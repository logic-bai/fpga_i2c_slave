==> flow/design.v <==
module edge_detector(
    input clk,
    input sig,
    output pos_edge,
    output neg_edge
);
reg sig_dly_0;         
reg sig_dly_1;         
reg sig_dly_2;         
reg sig_dly_3;         
always @ (posedge clk)
begin
    sig_dly_0 <= sig;
    sig_dly_1 <= sig_dly_0;
    sig_dly_2 <= sig_dly_1;
    sig_dly_3 <= sig_dly_2;
end
assign pos_edge = sig_dly_2 & (~sig_dly_3);
assign neg_edge = (~sig_dly_2) & sig_dly_3;
endmodule
module i2c_slave(
    input  mod_clk,
    input  i2c_sda_in,
    output i2c_sda_out,
    input  i2c_clk,
    input  [7:0] i2c_data_in,
    output [7:0] i2c_reg_addr,
    output [7:0] i2c_data_out,
    output i2c_data_transfer_dir,
    output i2c_data_transfer_done
);
parameter I2C_SLAVE_DEVICE_ADDR = 7'h45;
reg i2c_sda_out_ctr = 1;
assign i2c_sda_out = i2c_sda_out_ctr;
reg i2c_data_transfer_en_r = 0;
reg i2c_data_transfer_done_r = 0;
wire i2c_clk_pos_edge;
wire i2c_clk_neg_edge;
wire i2c_sda_pos_edge;
wire i2c_sda_neg_edge;
edge_detector i2c_clk_detector(
    .clk(mod_clk),
    .sig(i2c_clk),
    .pos_edge(i2c_clk_pos_edge),
    .neg_edge(i2c_clk_neg_edge)
);
edge_detector i2c_sda_detector(
    .clk(mod_clk),
    .sig(i2c_sda_in),
    .pos_edge(i2c_sda_pos_edge),
    .neg_edge(i2c_sda_neg_edge)
);
wire i2c_start = i2c_clk & i2c_sda_neg_edge;
wire i2c_stop = i2c_clk & i2c_sda_pos_edge;
reg [2:0]   i2c_state_machine = 0;
parameter   I2C_STAT_IDLE           = 3'd0;    
parameter   I2C_GET_DEVICE_ADDR     = 3'd1;    
parameter   I2C_GET_REG_ADDR        = 3'd2;    
parameter   I2C_MASTER_WRITE_REG    = 3'd3;    
parameter   I2C_MASTER_READ_REG     = 3'd4;    
reg i2c_transfer_direction = 0;
parameter   I2C_MASTER_READ     = 1'd0;    
parameter   I2C_MASTER_WRITE    = 1'd0;    
reg [7:0] i2c_slave_input_shift   = 0;
reg [7:0] i2c_slave_output_shift  = 0;
wire i2c_ack_status = i2c_sda_in;
reg [7:0] i2c_reg_addr_r = 0;
assign i2c_reg_addr = i2c_reg_addr_r;
assign i2c_data_transfer_done = i2c_data_transfer_done_r;
assign i2c_data_transfer_dir = i2c_transfer_direction;
assign i2c_data_out = i2c_slave_input_shift;
reg [3:0] i2c_neg_bit_cnt = 4'd0;
reg [3:0] i2c_pos_bit_cnt = 4'd0;
parameter I2C_ACK_BIT_CNT = 4'd9 - 1;
reg i2c_start_status = 0;
always @ (posedge mod_clk)
begin
    if (i2c_stop) begin
        i2c_state_machine <= I2C_STAT_IDLE;
    end
    else if (i2c_start) begin
        i2c_state_machine <= I2C_GET_DEVICE_ADDR;
    end
    else if (i2c_clk_pos_edge && i2c_pos_bit_cnt == I2C_ACK_BIT_CNT) begin
        if (i2c_ack_status == 1'd0) begin
            case (i2c_state_machine)
                I2C_GET_DEVICE_ADDR: begin
                    if (i2c_slave_input_shift[7:1] == I2C_SLAVE_DEVICE_ADDR) begin
                        if (i2c_slave_input_shift[0]) begin
                            i2c_state_machine <= I2C_MASTER_READ_REG;
                        end
                        else begin
                            i2c_state_machine <= I2C_GET_REG_ADDR;
                        end
                        i2c_transfer_direction <= i2c_slave_input_shift[0];
                    end
                    else begin
                        i2c_state_machine <= I2C_STAT_IDLE;
                    end
                end
                I2C_GET_REG_ADDR: begin
                    i2c_reg_addr_r <= i2c_slave_input_shift;
                    i2c_state_machine <= I2C_MASTER_WRITE_REG;
                end
                I2C_MASTER_WRITE_REG: begin
                    i2c_reg_addr_r <= i2c_reg_addr_r + 1'b1;
                    i2c_state_machine <= I2C_MASTER_WRITE_REG;
                end
                I2C_MASTER_READ_REG: begin
                    i2c_reg_addr_r <= i2c_reg_addr_r + 1'b1;
                    i2c_state_machine <= I2C_MASTER_READ_REG;
                end
                default:
                    i2c_state_machine <= I2C_STAT_IDLE;
            endcase
        end
        else begin
            i2c_state_machine <= I2C_STAT_IDLE;
        end
    end
end
always @ (posedge mod_clk) begin
    if (i2c_clk_neg_edge) begin
        if (i2c_neg_bit_cnt == I2C_ACK_BIT_CNT &&
            i2c_state_machine == I2C_MASTER_WRITE_REG) begin
                i2c_data_transfer_done_r <= 1;
        end
        else begin
            i2c_data_transfer_done_r <= 0;
        end
    end
    else if (i2c_clk_pos_edge) begin
        i2c_data_transfer_done_r <= 0;
    end
end
always @ (posedge mod_clk)
begin
    if (i2c_stop) begin
        i2c_neg_bit_cnt <= 4'd0;
        i2c_sda_out_ctr <= 1;
        i2c_start_status <= 0;
    end
    else if (i2c_start) begin
        i2c_neg_bit_cnt <= 4'd0;
        i2c_sda_out_ctr <= 1;
        i2c_start_status <= 1;
    end
    else begin
        if (i2c_clk_neg_edge &&
            i2c_start_status &&
            i2c_state_machine != I2C_STAT_IDLE) begin
            if (i2c_neg_bit_cnt == I2C_ACK_BIT_CNT) begin
                i2c_neg_bit_cnt <= 0;
                if (i2c_state_machine == I2C_GET_DEVICE_ADDR) begin
                    if (i2c_slave_input_shift[7:1] == I2C_SLAVE_DEVICE_ADDR) begin
                        i2c_sda_out_ctr <= 0;
                    end
                    else begin
                        i2c_sda_out_ctr <= 1;
                    end
                end
                else if (i2c_state_machine == I2C_GET_REG_ADDR || i2c_state_machine == I2C_MASTER_WRITE_REG) begin
                    i2c_sda_out_ctr <= 0;
                end
                else begin
                    i2c_sda_out_ctr <= 1;
                end
            end
            else if (i2c_neg_bit_cnt == 0) begin
                i2c_neg_bit_cnt <= i2c_neg_bit_cnt + 1'b1;
                i2c_slave_output_shift[7:0] <= i2c_data_in[7:0];
                if (i2c_state_machine == I2C_MASTER_READ_REG) begin
                    i2c_sda_out_ctr <= i2c_data_in[7];
                end
                else begin
                    i2c_sda_out_ctr <= 1;
                end
            end
            else begin
                i2c_neg_bit_cnt <= i2c_neg_bit_cnt + 1'b1;
                if (i2c_state_machine == I2C_MASTER_READ_REG) begin
                    i2c_sda_out_ctr <= i2c_slave_output_shift[7 - i2c_neg_bit_cnt];
                end
                else begin
                    i2c_sda_out_ctr <= 1;
                end
            end
        end
    end
end
always @ (posedge mod_clk)
begin
    if (i2c_stop || i2c_start) begin
        i2c_pos_bit_cnt <= 0;
    end
    else begin
        if (i2c_clk_pos_edge) begin
            if (i2c_pos_bit_cnt == I2C_ACK_BIT_CNT) begin
                i2c_pos_bit_cnt <= 0;
            end
            else begin
                i2c_pos_bit_cnt <= i2c_pos_bit_cnt + 1'b1;
                i2c_slave_input_shift[7:0] <= {i2c_slave_input_shift[6:0], i2c_sda_in};
            end
        end
    end
end
endmodule
Reports on i2c_slave
The steps from the RTL of i2c_slave to its reports follow in flow order.
Line numbers count from 1 in the design file above.
{"block": "setup", "design": "i2c_slave", "clk_port": "mod_clk", "cell_library": "sky130hd", "pvt_corner": "tt_025C_1v80"}

After elaboration
Source: Yosys, flattened and elaborated, memories not mapped. Widths are those after wreduce. Registers that Yosys merges into a memory's read port (data or address) are not register bits. Print and check cells do not count. Equal cells are merged and count once.
{"block": "bits", "ff_bits": 47, "input_bits": 11, "output_inout_bits": 19, "wordCells": 84}
{"block": "classes", "n_addsub": 4, "eq_ne": 7, "n_shift": 1, "mux": 19, "n_logic": 16, "reduce_and_logical": 18}
{"block": "ops", "cell": "parallel mux 8 bit (select 2 bit)", "count": 1}
{"block": "ops", "cell": "two-way mux 1 bit", "count": 12}
{"block": "ops", "cell": "inverter 1 bit", "count": 10}
{"block": "ops", "cell": "AND reduction 5 bit", "count": 2}
{"block": "ops", "cell": "parallel mux 3 bit (select 3 bit)", "count": 1}
{"block": "ops", "cell": "two-way mux 3 bit", "count": 3}
{"block": "ops", "cell": "adder 4 x 1 -> 4 bit with constant B", "count": 2}
{"block": "ops", "cell": "== test 4 bit with constant B", "count": 2}
{"block": "ops", "cell": "adder 8 x 1 -> 8 bit with constant B", "count": 1}
{"block": "ops", "cell": "variable part select 8 x 5 -> 1 bit", "count": 1}
{"block": "ops", "cell": "two-way mux 4 bit", "count": 2}
{"block": "ops", "cell": "== test 7 bit with constant B", "count": 1}
{"block": "ops", "cell": "AND 1 bit", "count": 6}
{"block": "ops", "cell": "nonzero test 2 bit", "count": 3}
{"block": "ops", "cell": "OR reduction 2 bit", "count": 3}
{"block": "ops", "cell": "== test 3 x 2 -> 1 bit with constant B", "count": 2}
{"block": "ops", "cell": "AND reduction 6 bit", "count": 1}
{"block": "ops", "cell": "subtractor 3 x 4 -> 5 bit with constant A", "count": 1}
{"block": "ops", "cell": "logical AND 1 bit", "count": 4}
{"block": "ops", "cell": "logical NOT 4 bit", "count": 1}
{"block": "ops", "cell": "== test 3 x 1 -> 1 bit with constant B", "count": 1}
{"block": "ops", "cell": "== test 3 bit with constant B", "count": 1}
{"block": "ops", "cell": "AND reduction 3 bit", "count": 1}
{"block": "ops", "cell": "nonzero test 3 bit", "count": 1}
{"block": "ops", "cell": "logical OR 1 bit", "count": 2}

Longest topological paths
Longest topological path by Yosys (ltp), each cell counted once; first at word level (registers and memories cut), then after technology mapping (sequential cells cut; the memories' decode and read muxes count).
{"block": "depth", "ltp_word": 6, "abc_area": 0, "depth_mapped": 8, "ltp_nobuf": 6}

After synthesis
Yosys stat after the flow's synthesis: flattened, memories mapped to cells. It holds for the ABC_AREA given above (unset counts as 0); a run with the other value may have another netlist.
{"block": "mapped", "cells": 176, "yosys_area_mm2": 0.002082, "sequential_area_mm2": 0.0012012, "ffs": 47, "n_buf": 7}
{"block": "types", "cell_type": "sky130_fd_sc_hd__edfxtp_1", "count": 26, "type_area_um2": 780.749}
{"block": "types", "cell_type": "sky130_fd_sc_hd__dfxtp_1", "count": 21, "type_area_um2": 420.403}
{"block": "types", "cell_type": "sky130_fd_sc_hd__ha_1", "count": 7, "type_area_um2": 87.584}
{"block": "types", "cell_type": "sky130_fd_sc_hd__a21oi_1", "count": 15, "type_area_um2": 75.072}
{"block": "types", "cell_type": "sky130_fd_sc_hd__nor2_1", "count": 17, "type_area_um2": 63.811}
{"block": "types", "cell_type": "sky130_fd_sc_hd__mux4_2", "count": 2, "type_area_um2": 45.043}
{"block": "types", "cell_type": "sky130_fd_sc_hd__xnor2_1", "count": 5, "type_area_um2": 43.792}
{"block": "types", "cell_type": "sky130_fd_sc_hd__xor2_1", "count": 5, "type_area_um2": 43.792}
{"block": "types", "cell_type": "sky130_fd_sc_hd__nand2_1", "count": 11, "type_area_um2": 41.29}
{"block": "types", "cell_type": "sky130_fd_sc_hd__inv_1", "count": 10, "type_area_um2": 37.536}
{"block": "types", "cell_type": "sky130_fd_sc_hd__mux2i_1", "count": 3, "type_area_um2": 30.029}
{"block": "types", "cell_type": "sky130_fd_sc_hd__nand3b_1", "count": 4, "type_area_um2": 30.029}
{"block": "types", "cell_type": "sky130_fd_sc_hd__nand3_1", "count": 5, "type_area_um2": 25.024}
{"block": "types", "cell_type": "sky130_fd_sc_hd__nor3_1", "count": 5, "type_area_um2": 25.024}
{"block": "types", "cell_type": "sky130_fd_sc_hd__buf_6", "count": 2, "type_area_um2": 22.522}
{"block": "types", "cell_type": "sky130_fd_sc_hd__o311a_4", "count": 1, "type_area_um2": 21.27}
{"block": "types", "cell_type": "sky130_fd_sc_hd__a32o_1", "count": 2, "type_area_um2": 20.019}
{"block": "types", "cell_type": "sky130_fd_sc_hd__o21ai_0", "count": 4, "type_area_um2": 20.019}
Not listed: further types 24, cells in them 31.
By module: a second synthesis without flattening, with its own total; a netlist apart from the flattened one above.
{"block": "unflattened", "hier_cells": 171, "area_unflattened_mm2": 0.0020082}
Rows give one instance, submodules left out.
{"block": "modules", "module": "i2c_slave", "n_inst": 1, "n_cells": 159, "mod_area_mm2": 0.001818}
{"block": "modules", "module": "edge_detector", "n_inst": 2, "n_cells": 6, "mod_area_mm2": 0.0000951}

Timing after synthesis
Source: OpenSTA report_checks on the synthesized netlist (no wires, ideal clock, input and output delay 20% of the period each), path of least setup slack; recovery checks are left aside. Register names are those of the netlist, which keeps one name where synthesis merged equal registers.
{"block": "synth_timing", "path_kind": "in2reg", "startpoint": "input i2c_clk", "endpoint": "register i2c_reg_addr_r[0]", "tclk_ns": 3.86, "input_delay_ns": 0.772, "setup_time_ns": 0.419, "launch_ns": 0.772, "arrival_ns": 2.350, "required_time_ns": 3.441, "path_slack_ns": 1.090, "delay_ns": 1.997, "path_stages": 3, "period_less_setup_slack_ns": 2.77}
"delay_ns" is the arrival time less input delay plus setup time.
"path_stages" counts driving pins, that of a launching flip-flop among them; a cell with two outputs on the path counts twice.
"period_less_setup_slack_ns" = period - worst setup slack (recovery checks aside). The figure is calculated, with input and output delays left at 20% of the set period.
Between the ends stands the longest chain of elaborated cells between them, by number of cells; it is not shown to be the way that was timed. Of several equally long chains one is given.
Each line given opens the expression or statement behind the cell; cells for indexed reads and writes are added by Yosys, which also makes memories of some case tables.
A register here has more assigning lines than the two given.
{"block": "synth_between", "cell_sequence": "sky130_fd_sc_hd__inv_1 -> sky130_fd_sc_hd__nor2_1 -> sky130_fd_sc_hd__a2111oi_0", "elab_chain_len": 3}
{"block": "synth_lines", "element": "start, declared", "line_no": 25, "source": "input  i2c_clk,"}
{"block": "synth_lines", "element": "AND 1 bit", "line_no": 54, "source": "wire i2c_stop = i2c_clk & i2c_sda_pos_edge;"}
{"block": "synth_lines", "element": "inverter 1 bit"}
{"block": "synth_lines", "element": "AND reduction 5 bit"}
{"block": "synth_lines", "element": "end, assigned", "line_no": 102, "source": "i2c_reg_addr_r <= i2c_slave_input_shift;"}
{"block": "synth_lines", "element": "end, assigned", "line_no": 106, "source": "i2c_reg_addr_r <= i2c_reg_addr_r + 1'b1;"}
{"block": "synth_lines", "element": "end, declared", "line_no": 67, "source": "reg [7:0] i2c_reg_addr_r = 0;"}

Timing after layout
From the final timing report of flow run A: the path of least setup slack in the routed layout; clock arrival at registers is part of the times.
{"block": "layout_timing", "path_kind": "reg2reg", "startpoint": "register i2c_clk_detector.sig_dly_2", "endpoint": "register i2c_reg_addr_r[6]", "tclk_ns": 2.59, "setup_time_ns": 0.28, "launch_ns": 0.29, "arrival_ns": 1.91, "required_time_ns": 2.59, "path_slack_ns": 0.69, "path_stages": 5}
Between the ends stands the longest chain of elaborated cells between them, by number of cells; it is not shown to be the way that was timed. Of several equally long chains one is given.
A register here has more assigning lines than the two given.
{"block": "layout_between", "cell_sequence": "sky130_fd_sc_hd__dfxtp_1 -> sky130_fd_sc_hd__ha_1 -> sky130_fd_sc_hd__nand4b_1 -> sky130_fd_sc_hd__a2111oi_1 -> sky130_fd_sc_hd__buf_4", "elab_chain_len": 3}
{"block": "layout_lines", "element": "start, declared", "line_no": 9, "source": "reg sig_dly_2;"}
{"block": "layout_lines", "element": "start, assigned", "line_no": 15, "source": "sig_dly_2 <= sig_dly_1;"}
{"block": "layout_lines", "element": "AND 1 bit", "line_no": 18, "source": "assign pos_edge = sig_dly_2 & (~sig_dly_3);"}
{"block": "layout_lines", "element": "logical AND 1 bit", "line_no": 84, "source": "else if (i2c_clk_pos_edge && i2c_pos_bit_cnt == I2C_ACK_BIT_CNT) begin"}
{"block": "layout_lines", "element": "AND reduction 5 bit"}
{"block": "layout_lines", "element": "end, assigned", "line_no": 102, "source": "i2c_reg_addr_r <= i2c_slave_input_shift;"}
{"block": "layout_lines", "element": "end, assigned", "line_no": 106, "source": "i2c_reg_addr_r <= i2c_reg_addr_r + 1'b1;"}
{"block": "layout_lines", "element": "end, declared", "line_no": 67, "source": "reg [7:0] i2c_reg_addr_r = 0;"}

--- measured runs ---
Top module i2c_slave; platform sky130hd; tools Yosys and OpenROAD; 2 stored runs in no particular order. Input and output delays are each 20% of the period that was set; the output load is 0.01 pF.
"achieved_period_ns" is the run's clock period less its worst setup slack. It is reckoned from that one timing run; input and output delays stay at 20% of the period that was set.
"timing.worst_path_ns": the worst setup path's part of the clock period (all of it between registers, 20% less for each end at a port) less its slack. A launch clock that arrives late makes it longer, a capture clock that arrives late makes it shorter.
By "power_uw" is meant OpenSTA's value without simulated activity: inputs other than the clock are taken to toggle once in ten clock periods, and the tool carries that through the logic.

{"run": "flow run A", "settings": { "period_ns": 2.59, "CORE_UTILIZATION": 33, "PLACE_DENSITY_LB_ADDON": 0.13, "CORE_MARGIN": 2, "CELL_PAD_IN_SITES_GLOBAL_PLACEMENT": 2, "GPL_ROUTABILITY_DRIVEN": 0, "CAP_MARGIN": 30, "SLEW_MARGIN": 0, "MIN_ROUTING_LAYER": "met1" }, "results": { "yosys_chip_area_mm2": 0.002082, "layout_utilization_pct": 42.5, "final_hold_ws_ns": 0.328, "cell_area_final_mm2": 0.0025587, "achieved_period_ns": 1.904, "design.die.area_mm2": 0.0069606, "setup_worst_slack_ns": 0.686, "timing.worst_path_ns": 1.90, "path_kind": "reg2reg", "fin_tns_ns": 0.000, "power_uw": 1500 }}
{"run": "flow run B", "settings": { "period_ns": 5.1, "CORE_UTILIZATION": 54, "PLACE_DENSITY": 0.48, "CORE_ASPECT_RATIO": 1.08, "CTS_CLUSTER_SIZE": 18, "CTS_CLUSTER_DIAMETER": 340, "CAP_MARGIN": 0, "MIN_ROUTING_LAYER": "met1", "MAX_ROUTING_LAYER": "met4", "CORE_MARGIN": 2, "SLEW_MARGIN": 20 }, "results": { "timing.worst_path_ns": 1.44, "path_kind": "in2reg", "yosys_chip_area_mm2": 0.002082, "final_hold_ws_ns": 0.330, "cell_area_final_mm2": 0.0025274, "design.die.area_mm2": 0.0043688, "layout_utilization_pct": 68.1, "fin_tns_ns": 0.000, "power_uw": 754.8, "achieved_period_ns": 2.456, "setup_worst_slack_ns": 2.644 }}
--- end ---
